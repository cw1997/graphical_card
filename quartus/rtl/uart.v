==> flow/design.v <==
module edge_detect(
    input signal,
    output signal_edge,
    input clk, 
    input rst_n
);
parameter is_raise = 1;
reg signal_1, signal_0;
assign signal_edge = is_raise ? signal_0 && ~signal_1 : ~signal_0 && signal_1;
always @(posedge clk or negedge rst_n) begin
    if (!rst_n) begin
        signal_0 <= 0;
        signal_1 <= 0;
    end else begin
        signal_0 <= signal;
        signal_1 <= signal_0;
    end
end
endmodule
module uart(
    input rxd,
    output[6:0] gram_write_data,
    output[11:0] gram_write_address,
    output reg gram_write_enable,
    output reg clk_uart,
    output reg clk_uart_enable,
    input clk, 
    input rst_n
);
parameter
bps = 115_200,
clk_hz = 50_000_000
;
reg[31:0] div_count;
always @(posedge clk or negedge rst_n) begin
    if (!rst_n) begin
        div_count <= 0;
        clk_uart <= 0;
    end else if (clk_uart_enable) begin
        if (div_count == clk_hz / bps / 2) begin
            div_count <= 0;
            clk_uart <= ~clk_uart;
        end else begin
            div_count <= div_count + 1;
        end
        if (div_count == clk_hz / bps / 2) begin
        end else begin
        end
    end else begin
        div_count <= 0;
        clk_uart <= 0;
    end
end
wire rxd_edge;
edge_detect #(
    .is_raise ( 0 )
) rxd_edge_detect_inst(
    .signal ( rxd ),
    .signal_edge ( rxd_edge ),
    .clk ( clk ), 
    .rst_n ( rst_n )
);
wire clk_uart_edge;
edge_detect #(
    .is_raise ( 1 )
) clk_uart_edge_detect_inst(
    .signal ( clk_uart ),
    .signal_edge ( clk_uart_edge ),
    .clk ( clk ), 
    .rst_n ( rst_n )
);
reg[2:0] state;
localparam
STATE_RECV_CHAR = 1,
STATE_WAITING_FOR_CHAR_INDEX_LOW = 2,
STATE_RECV_CHAR_INDEX_LOW = 3,
STATE_WAITING_FOR_CHAR_INDEX_HIGH = 4,
STATE_RECV_CHAR_INDEX_HIGH = 5,
STATE_WRITE_GRAM = 6,
STATE_WAITING_FOR_CHAR = 0
;
reg[3:0] recv_index;
reg[6:0] value;
reg[7:0] char_index_high, char_index_low;
assign gram_write_data = value;
assign gram_write_address = {char_index_high, char_index_low};
always @(posedge clk or negedge rst_n) begin
    if (!rst_n) begin
        state <= STATE_WAITING_FOR_CHAR;
        clk_uart_enable <= 0;
        recv_index <= 0;
        gram_write_enable <= 0;
        value <= 0;
        char_index_low <= 0;
        char_index_high <= 0;
    end else begin
        case (state)
            STATE_WAITING_FOR_CHAR : begin
                if (rxd_edge) begin
                    state <= STATE_RECV_CHAR;
                    clk_uart_enable <= 1;
                end else begin
                    clk_uart_enable <= 0;
                end
                recv_index <= 0;
                gram_write_enable <= 0;
                value <= 0;
                char_index_low <= 0;
                char_index_high <= 0;
            end
            STATE_RECV_CHAR : begin
                if (clk_uart_edge) begin
                    if (recv_index <= 0) begin
                        recv_index <= recv_index + 1;
                    end else if (recv_index <= 7) begin
                        value[recv_index - 1] <= rxd;
                        recv_index <= recv_index + 1;
                    end else if (recv_index <= 8) begin
                        recv_index <= recv_index + 1;
                    end else begin
                        recv_index <= 0;
                        clk_uart_enable <= 0;
                        state <= STATE_WAITING_FOR_CHAR_INDEX_LOW;
                    end
                end
            end
            STATE_WAITING_FOR_CHAR_INDEX_LOW : begin
                if (rxd_edge) begin
                    clk_uart_enable <= 1;
                    state <= STATE_RECV_CHAR_INDEX_LOW;
                end else begin
                end
                recv_index <= 0;
            end
            STATE_RECV_CHAR_INDEX_LOW : begin
                if (clk_uart_edge) begin
                    if (recv_index <= 0) begin
                        recv_index <= recv_index + 1;
                    end else if (recv_index <= 8) begin
                        char_index_low[recv_index - 1] <= rxd;
                        recv_index <= recv_index + 1;
                    end else begin
                        recv_index <= 0;
                        clk_uart_enable <= 0;
                        state <= STATE_WAITING_FOR_CHAR_INDEX_HIGH;
                    end
                end
            end
            STATE_WAITING_FOR_CHAR_INDEX_HIGH : begin
                if (rxd_edge) begin
                    state <= STATE_RECV_CHAR_INDEX_HIGH;
                    clk_uart_enable <= 1;
                end else begin
                    clk_uart_enable <= 0;
                end
                recv_index <= 0;
            end
            STATE_RECV_CHAR_INDEX_HIGH : begin
                if (clk_uart_edge) begin
                    if (recv_index <= 0) begin
                        recv_index <= recv_index + 1;
                    end else if (recv_index <= 8) begin
                        char_index_high[recv_index - 1] <= rxd;
                        recv_index <= recv_index + 1;
                    end else begin
                        recv_index <= 0;
                        clk_uart_enable <= 0;
                        gram_write_enable <= 1;
                        state <= STATE_WRITE_GRAM;
                    end
                end
            end
            STATE_WRITE_GRAM : begin
                gram_write_enable <= 0;
                state <= STATE_WAITING_FOR_CHAR;
            end
            default: state <= STATE_WAITING_FOR_CHAR;
        endcase
    end
end
endmodule
* From RTL to reports: uart
The steps from the RTL of uart to its reports follow in flow order.
Line numbers count from 1 in the design file above.
Cell names lack the library's common part.
The mark - stands for no value.
- Top :: uart
- Clock input :: clk
- Cell library :: sky130hd
- Library corner :: tt_025C_1v80

* After elaboration
Counts by Yosys on the flattened word-level netlist (proc, flatten, opt, wreduce; memories kept). Register bits leave out memories and registers merged into their read ports (data or address). Print and check cells are left out.
- RAM bits :: 0
- Memory cells :: 0
- Word width x clocked read ports :: 0
- ROM bits :: 0
- Latch bits :: 0
- Output and inout bits :: 22
- Elaborated cells :: 131
- Input port bits :: 3
- Register bits :: 69
- Equal/unequal tests :: 26
- Multiplexer cells :: 50
- Add/sub/neg operators :: 4
- Magnitude comparators :: 3
- Shift operators :: 4
- Multiply operators :: 0
- Reductions and logical operators :: 20
- Bitwise operators :: 11
- Divide/modulo/power cells :: 0
** Operator list (number)
- 32-bit 2-to-1 mux :: 2
- 8-bit 2-to-1 mux :: 6
- 3-bit 2-to-1 mux :: 13
- 1-bit by 33-bit variable shift with 7-bit output :: 1
- 1-bit by 33-bit variable shift with 8-bit output :: 1
- 1-bit by 33-bit variable shift with 7-bit output with constant A :: 1
- 1-bit by 33-bit variable shift with 8-bit output with constant A :: 1
- 32-bit negation with 33-bit output :: 1
- 32-bit by 1-bit adder with 32-bit output with constant B :: 1
- 32-bit by 8-bit == test with 1-bit output with constant B :: 1
- 8-bit parallel mux with 2-bit select :: 2
- 4-bit 2-to-1 mux :: 6
- 2-bit inequality test with constant B :: 11
- 7-bit 2-to-1 mux :: 3
- 3-bit parallel mux with 6-bit select :: 1
- 2-bit by 1-bit inequality test with 1-bit output with constant B :: 8
- 4-bit AND reduction :: 4
- 8-bit bitwise AND :: 2
- 8-bit OR :: 2
- 7-bit parallel mux with 2-bit select :: 1
- 13-bit AND reduction :: 1
- 1-bit 2-to-1 mux :: 13
- 4-bit parallel mux with 3-bit select :: 1
- 3-bit == test with constant B :: 3
- 2-bit nonzero test :: 4
- 8-bit NOT :: 1
- 7-bit bitwise AND :: 1
- 7-bit OR :: 1
Not listed: further kinds 19, cells in them 25.

* Longest topological paths
Yosys ltp: most cells in a row. Word level: on the elaborated netlist, between registers, memories and ports. Mapped: between sequential cells and ports; inverters and the memories' decode and read muxes count.
- Depth in word-level cells :: 10
- ABC_AREA :: 0
- Depth in mapped cells :: 13

* Synthesis result
Yosys stat after the flow's synthesis: flattened, memories mapped to cells. It holds for the ABC_AREA given above (unset counts as 0); a run with the other value may have another netlist.
** Cells by type
- dfrtp_1 :: number 68, area in all 1.7E+03 um2
- nor2_1 :: number 47, area in all 176.419 um2
- xnor2_1 :: number 20, area in all 175.168 um2
- ha_1 :: number 12, area in all 150.144 um2
- nand3_1 :: number 26, area in all 130.125 um2
- mux2i_1 :: number 12, area in all 120.115 um2
- xor2_1 :: number 13, area in all 113.859 um2
- nand2_1 :: number 29, area in all 108.854 um2
- a221o_1 :: number 9, area in all 90.086 um2
- nor3_1 :: number 17, area in all 85.082 um2
- a21o_1 :: number 9, area in all 67.565 um2
- nand4_1 :: number 10, area in all 62.56 um2
- nor4_1 :: number 10, area in all 62.56 um2
- a221oi_1 :: number 7, area in all 61.309 um2
- o21ai_0 :: number 11, area in all 55.053 um2
- buf_8 :: number 3, area in all 45.043 um2
- a22o_1 :: number 5, area in all 43.792 um2
- and2_1 :: number 7, area in all 43.792 um2
Other cell types: 33; their cells: 83.
- Sequential part of the area :: 0.0017279 mm2
- Mapped area :: 0.0039263 mm2
- Cells in the netlist :: 398
- Flip-flop cells :: 69
By module: a second synthesis without flattening, with its own total; a netlist apart from the flattened one above.
- Cells (unflattened synthesis) :: 451
- Area total of the unflattened synthesis :: 0.004129 mm2
Each row is one instance without its submodules.
** By module
- uart :: cells 445, times used 1, area 0.0040013 mm2, sequential area 0.0016278 mm2
- edge_detect #(is_raise=0) :: cells 3, times used 1, area 0.0000638 mm2, sequential area 0.00005 mm2
- edge_detect #(is_raise=1) :: cells 3, times used 1, area 0.0000638 mm2, sequential area 0.00005 mm2

* Worst setup path after synthesis
OpenSTA on the mapped netlist: ideal clock, no wires. The path of least setup slack (recovery checks aside). Input and output delay are each 20% of the period. Register names are those of the netlist, which keeps one name where synthesis merged equal registers.
- Path type :: register to register
- From :: register recv_index[0]
- To :: register char_index_high[1]
- Time at the first pin :: 0.000 ns
- Path delay :: 3.662 ns
- Data required time :: 4.684 ns
- Stages on the path :: 14
- Clock period :: 4.81 ns
- Slack :: 1.148 ns
- Setup time :: 0.126 ns
- Buffers on the path :: 2
- Data arrival time :: 3.536 ns
- Synthesis period reached :: 3.662 ns
"path delay" = arrival - input delay + setup time.
"stages on the path" counts driving pins, that of a launching flip-flop among them; a cell with two outputs on the path counts twice.
"synthesis period reached" is the clock period less the worst setup slack; recovery checks do not enter. This is arithmetic on one report: input and output delays are still those of the set period (20% each).
Between the ends stands the longest chain of elaborated cells between them, by number of cells; it is not shown to be the way that was timed. Of several equally long chains one is given.
Each line given opens the expression or statement behind the cell; cells for indexed reads and writes are added by Yosys, which also makes memories of some case tables.
A register here has more assigning lines than the two given.
Lines with a computed index may be missing from the assigning lines.
- Path through :: dfrtp_1 buf_2 inv_1 ha_1 buf_2 nor2b_1 nand2_1 inv_1 ha_1 nor4bb_1 nand4_1 a221oi_1 mux2_2 a221o_1
- Cells in the longest elaborated chain :: 10
- Elaborated cells between the ends (all ways) :: 16
** RTL lines, path post-synthesis
- from (decl) :: RTL line 82 : reg[3:0] recv_index;
- from (assign) :: RTL line 114 : recv_index <= recv_index + 1;
- from (assign) :: RTL line 117 : recv_index <= recv_index + 1;
- 4-bit by 1-bit subtractor with 5-bit output :: RTL line 163 : char_index_high[recv_index - 1] <= rxd;
- 32-bit negation with 33-bit output :: RTL line 163
- 1-bit by 33-bit variable shift with 8-bit output :: RTL line 163
- 8-bit NOT :: RTL line 163
- 8-bit bitwise AND :: RTL line 163
- 8-bit OR :: RTL line 163
- 8-bit 2-to-1 mux :: RTL line 162 : end else if (recv_index <= 8) begin
- 8-bit 2-to-1 mux :: RTL line 160 : if (recv_index <= 0) begin
- 8-bit 2-to-1 mux :: RTL line 159 : if (clk_uart_edge) begin
- 8-bit parallel mux with 2-bit select :: RTL line 97 : case (state)
- to (assign) :: RTL line 95 : char_index_high <= 0;
- to (assign) :: RTL line 109 : char_index_high <= 0;
- to (decl) :: RTL line 84 : reg[7:0] char_index_high, char_index_low;

* Worst path after layout
Path of least setup slack in the final report of flow run A (OpenROAD, finished layout, wires in). Where an end is a register, its clock arrival counts in the times.
- Path type :: register to register
- From :: register recv_index[3]
- To :: register char_index_high[2]
- Setup time :: 0.12 ns
- Time at the first pin :: 0.34 ns
- Clock period :: 4.38 ns
- Slack :: 0.97 ns
- Data required time :: 4.59 ns
- Data arrival time :: 3.62 ns
- Buffers on the path :: 2
- Stages on the path :: 13
Between the ends stands the longest chain of elaborated cells between them, by number of cells; it is not shown to be the way that was timed. Of several equally long chains one is given.
A register here has more assigning lines than the two given.
Lines with a computed index may be missing from the assigning lines.
- Path through :: dfrtp_2 inv_1 clkbuf_4 xnor2_1 nor3_1 o21ai_1 ha_2 nor4bb_4 nand3_2 buf_4 a221oi_4 mux2_2 a221o_1
- Cells in the longest elaborated chain :: 10
- Elaborated cells between the ends (all ways) :: 16
** RTL lines, path post-layout
- from (decl) :: RTL line 82 : reg[3:0] recv_index;
- from (assign) :: RTL line 114 : recv_index <= recv_index + 1;
- from (assign) :: RTL line 117 : recv_index <= recv_index + 1;
- 4-bit by 1-bit subtractor with 5-bit output :: RTL line 163 : char_index_high[recv_index - 1] <= rxd;
- 32-bit negation with 33-bit output :: RTL line 163
- 1-bit by 33-bit variable shift with 8-bit output :: RTL line 163
- 8-bit NOT :: RTL line 163
- 8-bit bitwise AND :: RTL line 163
- 8-bit OR :: RTL line 163
- 8-bit 2-to-1 mux :: RTL line 162 : end else if (recv_index <= 8) begin
- 8-bit 2-to-1 mux :: RTL line 160 : if (recv_index <= 0) begin
- 8-bit 2-to-1 mux :: RTL line 159 : if (clk_uart_edge) begin
- 8-bit parallel mux with 2-bit select :: RTL line 97 : case (state)
- to (assign) :: RTL line 95 : char_index_high <= 0;
- to (assign) :: RTL line 109 : char_index_high <= 0;
- to (decl) :: RTL line 84 : reg[7:0] char_index_high, char_index_low;

Add stored flow runs of uart

Below are 2 stored runs of the flow (Yosys, OpenROAD; platform sky130hd) on uart, each with its settings and what was measured, unordered. Constraints: input delay and output delay 20% of the set period each, output load 0.01 pF.
"clock period reached" is the run's clock period less its worst setup slack. It is reckoned from that one timing run; input and output delays stay at 20% of the period that was set.
"time on the worst setup path" is the time allowed to the run's worst setup path (the clock period less input and output delay, where it has them) less its slack. Clock arrival times count: a late capture clock shortens it, a late launch clock lengthens it.
By "power consumption" is meant OpenSTA's value without simulated activity: inputs other than the clock are taken to toggle once in ten clock periods, and the tool carries that through the logic.

* Flow run A
** Files
==> flow/run.sh <==
#!/bin/bash
# the make line also repeats the synthesis and layout settings of config.mk as NAME=value (left out here)
make -C /OpenROAD-flow-scripts/flow DESIGN_CONFIG=/design/flow/config.mk WORK_HOME=/design/flow/orfs CLKGATE_MAP_FILE= finish
==> flow/config.mk <==
export PLATFORM = sky130hd
export DESIGN_NAME = uart
export DESIGN_NICKNAME = uart
export VERILOG_FILES = /design/flow/design.v
export SDC_FILE = /design/flow/constraint.sdc
export NUM_CORES = 4
export LEC_CHECK = 0
export CAP_MARGIN = 20
export CELL_PAD_IN_SITES_DETAIL_PLACEMENT = 0
export CELL_PAD_IN_SITES_GLOBAL_PLACEMENT = 2
export CORE_MARGIN = 3
export CORE_UTILIZATION = 41
export CTS_CLUSTER_SIZE = 53
export GPL_ROUTABILITY_DRIVEN = 1
export GPL_TIMING_DRIVEN = 0
export MAX_ROUTING_LAYER = met5
export PLACE_DENSITY_LB_ADDON = 0.12
export SETUP_SLACK_MARGIN = 0.86
export SLEW_MARGIN = 20
==> flow/constraint.sdc <==
create_clock -name core_clock -period 4.38 [get_ports {clk}]
set_input_delay 0.8760 -clock core_clock [delete_from_list [all_inputs] [get_ports {clk}]]
set_output_delay 0.8760 -clock core_clock [all_outputs]
set_load 0.01 [all_outputs]
** Results
- Post-synthesis cell area :: 0.0039263 mm2
- Die outline area :: 0.0107869 mm2
- Standard-cell area after routing :: 0.0048609 mm2
- Post-route utilization :: 52.4 %
- Setup slack of the worst path :: 0.973 ns
- Final setup TNS :: 0.000 ns
- Power consumption :: 1190 uW
- Clock period reached :: 3.407 ns
- Time on the worst setup path :: 3.41 ns
- Worst setup path kind :: register to register

* Flow run B
** Files
==> flow/run.sh <==
#!/bin/bash
# the make line also repeats the synthesis and layout settings of config.mk as NAME=value (left out here)
make -C /OpenROAD-flow-scripts/flow DESIGN_CONFIG=/design/flow/config.mk WORK_HOME=/design/flow/orfs CLKGATE_MAP_FILE= finish
==> flow/config.mk <==
export PLATFORM = sky130hd
export DESIGN_NAME = uart
export DESIGN_NICKNAME = uart
export VERILOG_FILES = /design/flow/design.v
export SDC_FILE = /design/flow/constraint.sdc
export NUM_CORES = 4
export LEC_CHECK = 0
export CAP_MARGIN = 25
export CELL_PAD_IN_SITES_GLOBAL_PLACEMENT = 3
export CORE_MARGIN = 2
export CORE_UTILIZATION = 15
export CTS_CLUSTER_SIZE = 72
export GPL_ROUTABILITY_DRIVEN = 1
export PLACE_DENSITY_LB_ADDON = 0.11
export SETUP_SLACK_MARGIN = 0.21
export SLEW_MARGIN = 20
==> flow/constraint.sdc <==
create_clock -name core_clock -period 3.16 [get_ports {clk}]
set_input_delay 0.6320 -clock core_clock [delete_from_list [all_inputs] [get_ports {clk}]]
set_output_delay 0.6320 -clock core_clock [all_outputs]
set_load 0.01 [all_outputs]
** Results
- Post-synthesis cell area :: 0.0039263 mm2
- Die outline area :: 0.0274847 mm2
- Standard-cell area after routing :: 0.0053013 mm2
- Post-route utilization :: 20.5 %
- Setup slack of the worst path :: 0.222 ns
- Final setup TNS :: 0.000 ns
- Power consumption :: 1991 uW
- Clock period reached :: 2.938 ns
- Time on the worst setup path :: 2.94 ns
- Worst setup path kind :: register to register
